==> flow/design.v <==
module sensor_datapath(clk,rst_n,addr,src0sel,src1sel,
                       mult_add_n,load,Traw,Praw,Pcomp);
  input clk,rst_n;			 
  input [1:0] addr;			 
  input src0sel,src1sel;	 
  input mult_add_n;			 
  input load;				 
  input [11:0] Traw;		 
  input [11:0] Praw;		 
  output [11:0] Pcomp;		 
  localparam TCO = 12'h100;		 
  localparam KOFF = 12'h030;	 
  localparam KGAIN = 12'h180;	 
  wire [11:0] coeff;			 
  wire [11:0] src1,src0;		 
  wire [23:0] prod;				 
  wire [11:0] dst;				 
  reg [11:0] store_reg;
  assign src1 = (src1sel) ? store_reg : Traw;
  assign coeff = (addr==2'b00) ? TCO :
                 (addr==2'b01) ? KOFF :
			     (addr==2'b10) ? KGAIN :
			     12'hxxx;
  assign src0 = (src0sel) ? Praw : coeff;				 
  assign prod = src1*src0;		 
  assign dst = (mult_add_n) ? prod[19:8] : src1 + src0;
  always_ff @(posedge clk)
    if (load)
	  store_reg <= dst;
  assign Pcomp = store_reg;
endmodule
# == Tool chain data of sensor_datapath ==
# What the tools print for sensor_datapath, step after step.
# Line numbers count from 1 in the design file above.
# Not given: n/a
# setup
top,sensor_datapath
clock_port,clk
cell_library,sky130hd
lib_corner,tt_025C_1v80

# == Word level ==
# Source: Yosys, flattened and elaborated, memories not mapped. Widths are those after wreduce; folded enables and synchronous resets count as part of the registers. Registers that Yosys merges into a memory's read port (data or address) are not register bits. Print and check cells do not count. Equal cells are merged and count once.
# op_classes
eq_ne,2
multipliers,1
muxes,6
n_reduce_logical,1
add_sub_neg,1
# ops
cell,count
12-bit by 12-bit multiplier with 20-bit output,1
12-bit two-way mux,6
12-bit adder,1
2-bit by 1-bit == test with 1-bit output with constant B,1
2-bit == test with constant B,1
2-bit logical NOT,1
# word_totals
inputBits,32
elab_cells,12
register_bits,12
output_inout_bits,12

# == Logic depth ==
# Longest topological path by Yosys (ltp), each cell counted once; first at word level (registers and memories cut), then after technology mapping (sequential cells cut; the memories' decode and read muxes count).
# depth
ltp_word,7
ABC_AREA,0
mapped_depth,24
mapped_depth_nobuf,23

# == Synthesis result ==
# The flow's flattened synthesis, as Yosys stat reports it; memories are mapped. The netlist is that of the ABC_AREA named above (0 if unset); the other value can give another one.
# The area totals of this step are shown rounded.
# mapped
mapped_cells,590
ffs,12
seqArea_um2,360
yosys_area_um2,5050
buf_cells,11
# types
cell,count,area_total_um2
sky130_fd_sc_hd__fa_1,95,1.9E+03
sky130_fd_sc_hd__ha_1,52,650.624
sky130_fd_sc_hd__inv_1,138,517.997
sky130_fd_sc_hd__edfxtp_1,12,360.346
sky130_fd_sc_hd__nand2_1,92,345.331
sky130_fd_sc_hd__nor2_1,50,187.68
sky130_fd_sc_hd__xnor2_1,21,183.926
sky130_fd_sc_hd__mux2i_1,11,110.106
sky130_fd_sc_hd__a21oi_1,18,90.086
sky130_fd_sc_hd__xor2_1,8,70.067
sky130_fd_sc_hd__and2_1,9,56.304
sky130_fd_sc_hd__mux2_2,5,56.304
sky130_fd_sc_hd__nand3_1,10,50.048
sky130_fd_sc_hd__o21ai_0,9,45.043
sky130_fd_sc_hd__a21o_1,5,37.536
sky130_fd_sc_hd__clkinv_1,9,33.782
sky130_fd_sc_hd__clkbuf_1,8,30.029
sky130_fd_sc_hd__nor3_1,6,30.029
# Other cell types: 25; their cells: 32.

# == Worst setup path after synthesis ==
# OpenSTA on the mapped netlist: ideal clock, no wires. The path of least setup slack (recovery checks aside). Input and output delay are each 20% of the period. Register names are those of the netlist, which keeps one name where synthesis merged equal registers.
# synth_path
kind,in2reg
start,in src1sel
end,reg store_reg[11]
driving_pins,23
setup_time_ns,0.261
in_delay_ns,1.674
t_required_ns,8.109
launch_ns,1.674
t_arrival_ns,7.028
n_path_buf,2
slack_ns,1.081
period_ns,8.37
delay_ns,5.615
period_less_setup_slack_ns,7.289
# "delay_ns" = arrival - input delay + setup time.
# "driving_pins": output pins that drive a net of the path, with the launching flip-flop's if there is one; two outputs of one cell count as two.
# "period_less_setup_slack_ns" is the clock period less the worst setup slack; recovery checks do not enter. This is arithmetic on one report: input and output delays are still those of the set period (20% each).
# The rows between start and end are the longest chain of elaborated cells between them; the timing report does not say that the signal goes this way. Where chains are equally long, one stands for them.
# Each line given opens the expression or statement behind the cell; cells for indexed reads and writes are added by Yosys, which also makes memories of some case tables.
# synth_via
path_cell_list,sky130_fd_sc_hd__buf_6 -> sky130_fd_sc_hd__buf_2 -> sky130_fd_sc_hd__mux2i_1 -> sky130_fd_sc_hd__clkinv_1 -> sky130_fd_sc_hd__ha_1 -> sky130_fd_sc_hd__inv_1 -> sky130_fd_sc_hd__fa_1 -> sky130_fd_sc_hd__fa_1 -> sky130_fd_sc_hd__fa_1 -> sky130_fd_sc_hd__inv_1 -> sky130_fd_sc_hd__fa_1 -> sky130_fd_sc_hd__inv_1 -> sky130_fd_sc_hd__fa_1 -> sky130_fd_sc_hd__inv_1 -> sky130_fd_sc_hd__ha_1 -> sky130_fd_sc_hd__a21o_1 -> sky130_fd_sc_hd__a21oi_1 -> sky130_fd_sc_hd__nand2b_1 -> sky130_fd_sc_hd__o31ai_4 -> sky130_fd_sc_hd__o21ai_4 -> sky130_fd_sc_hd__o31ai_1 -> sky130_fd_sc_hd__xnor2_1 -> sky130_fd_sc_hd__mux2i_1
elab_chain_cells,3
cells_between,4
cone_lines,3
cone_classes,1 x add/sub; 1 x mul; 2 x mux
# synth_rtl
item,line,source
start: declaration,5,"input src0sel,src1sel;"
12-bit two-way mux,19,assign src1 = (src1sel) ? store_reg : Traw;
12-bit by 12-bit multiplier with 20-bit output,25,assign prod = src1*src0;
12-bit two-way mux,26,assign dst = (mult_add_n) ? prod[19:8] : src1 + src0;
end: assignment,29,store_reg <= dst;
end: declaration,18,reg [11:0] store_reg;

# == Timing after layout ==
# Path of least setup slack in the final report of job 1 (OpenROAD, finished layout, wires in). Where an end is a register, its clock arrival counts in the times.
# layout_path
kind,in2reg
start,in addr[0]
end,reg store_reg[11]
setup_time_ns,0.28
in_delay_ns,1.35
t_arrival_ns,6.56
launch_ns,1.35
n_path_buf,4
t_required_ns,6.72
period_ns,6.76
driving_pins,24
slack_ns,0.16
# The rows between start and end are the longest chain of elaborated cells between them; the timing report does not say that the signal goes this way. Where chains are equally long, one stands for them.
# layout_via
path_cell_list,sky130_fd_sc_hd__dlygate4sd2_1 -> sky130_fd_sc_hd__nor3b_4 -> sky130_fd_sc_hd__a21oi_4 -> sky130_fd_sc_hd__clkinv_4 -> sky130_fd_sc_hd__buf_4 -> sky130_fd_sc_hd__buf_4 -> sky130_fd_sc_hd__nand2_1 -> sky130_fd_sc_hd__fa_1 -> sky130_fd_sc_hd__fa_1 -> sky130_fd_sc_hd__inv_1 -> sky130_fd_sc_hd__fa_1 -> sky130_fd_sc_hd__fa_1 -> sky130_fd_sc_hd__inv_1 -> sky130_fd_sc_hd__fa_1 -> sky130_fd_sc_hd__inv_1 -> sky130_fd_sc_hd__ha_4 -> sky130_fd_sc_hd__nand4_1 -> sky130_fd_sc_hd__a2111oi_4 -> sky130_fd_sc_hd__buf_4 -> sky130_fd_sc_hd__o31ai_4 -> sky130_fd_sc_hd__o21ai_4 -> sky130_fd_sc_hd__o31ai_4 -> sky130_fd_sc_hd__xnor2_1 -> sky130_fd_sc_hd__mux2i_1
elab_chain_cells,7
cells_between,10
cone_lines,6
cone_classes,1 x add/sub; 1 x mul; 2 x eq/ne; 5 x mux; 1 x reduce/logical
# layout_rtl
item,line,source
start: declaration,4,input [1:0] addr;
2-bit == test,22,(addr==2'b10) ? KGAIN :
12-bit two-way mux,22,
12-bit two-way mux,21,(addr==2'b01) ? KOFF :
12-bit two-way mux,20,assign coeff = (addr==2'b00) ? TCO :
12-bit two-way mux,24,assign src0 = (src0sel) ? Praw : coeff;
12-bit by 12-bit multiplier with 20-bit output,25,assign prod = src1*src0;
12-bit two-way mux,26,assign dst = (mult_add_n) ? prod[19:8] : src1 + src0;
end: assignment,29,store_reg <= dst;
end: declaration,18,reg [11:0] store_reg;

# Measured data: module sensor_datapath, platform sky130hd, 2 stored runs of the flow under differing settings, order arbitrary. Input and output delays are each 20% of the period that was set; the output load is 0.01 pF.
# Values from the reports are rounded here.
# Among the settings, . means not set for that run.
item,job 1,job 2
period_ns,6.76,6.16
CAP_MARGIN,20,20
CORE_MARGIN,2,2
CORE_UTILIZATION,40,62
SLEW_MARGIN,20,20
PLACE_DENSITY,.,0.4
HOLD_SLACK_MARGIN,.,0.09
TNS_END_PERCENT,.,30
GPL_ROUTABILITY_DRIVEN,.,1
synthesis_area_um2,5050,5050
setupTns_ns,0.000,-1.71
layout_stdcell_area_um2,6830,7100
final_setup_ws_ns,0.160,-0.362
die_um2,13500,8880
hold_ws_ns,1.07,1.15
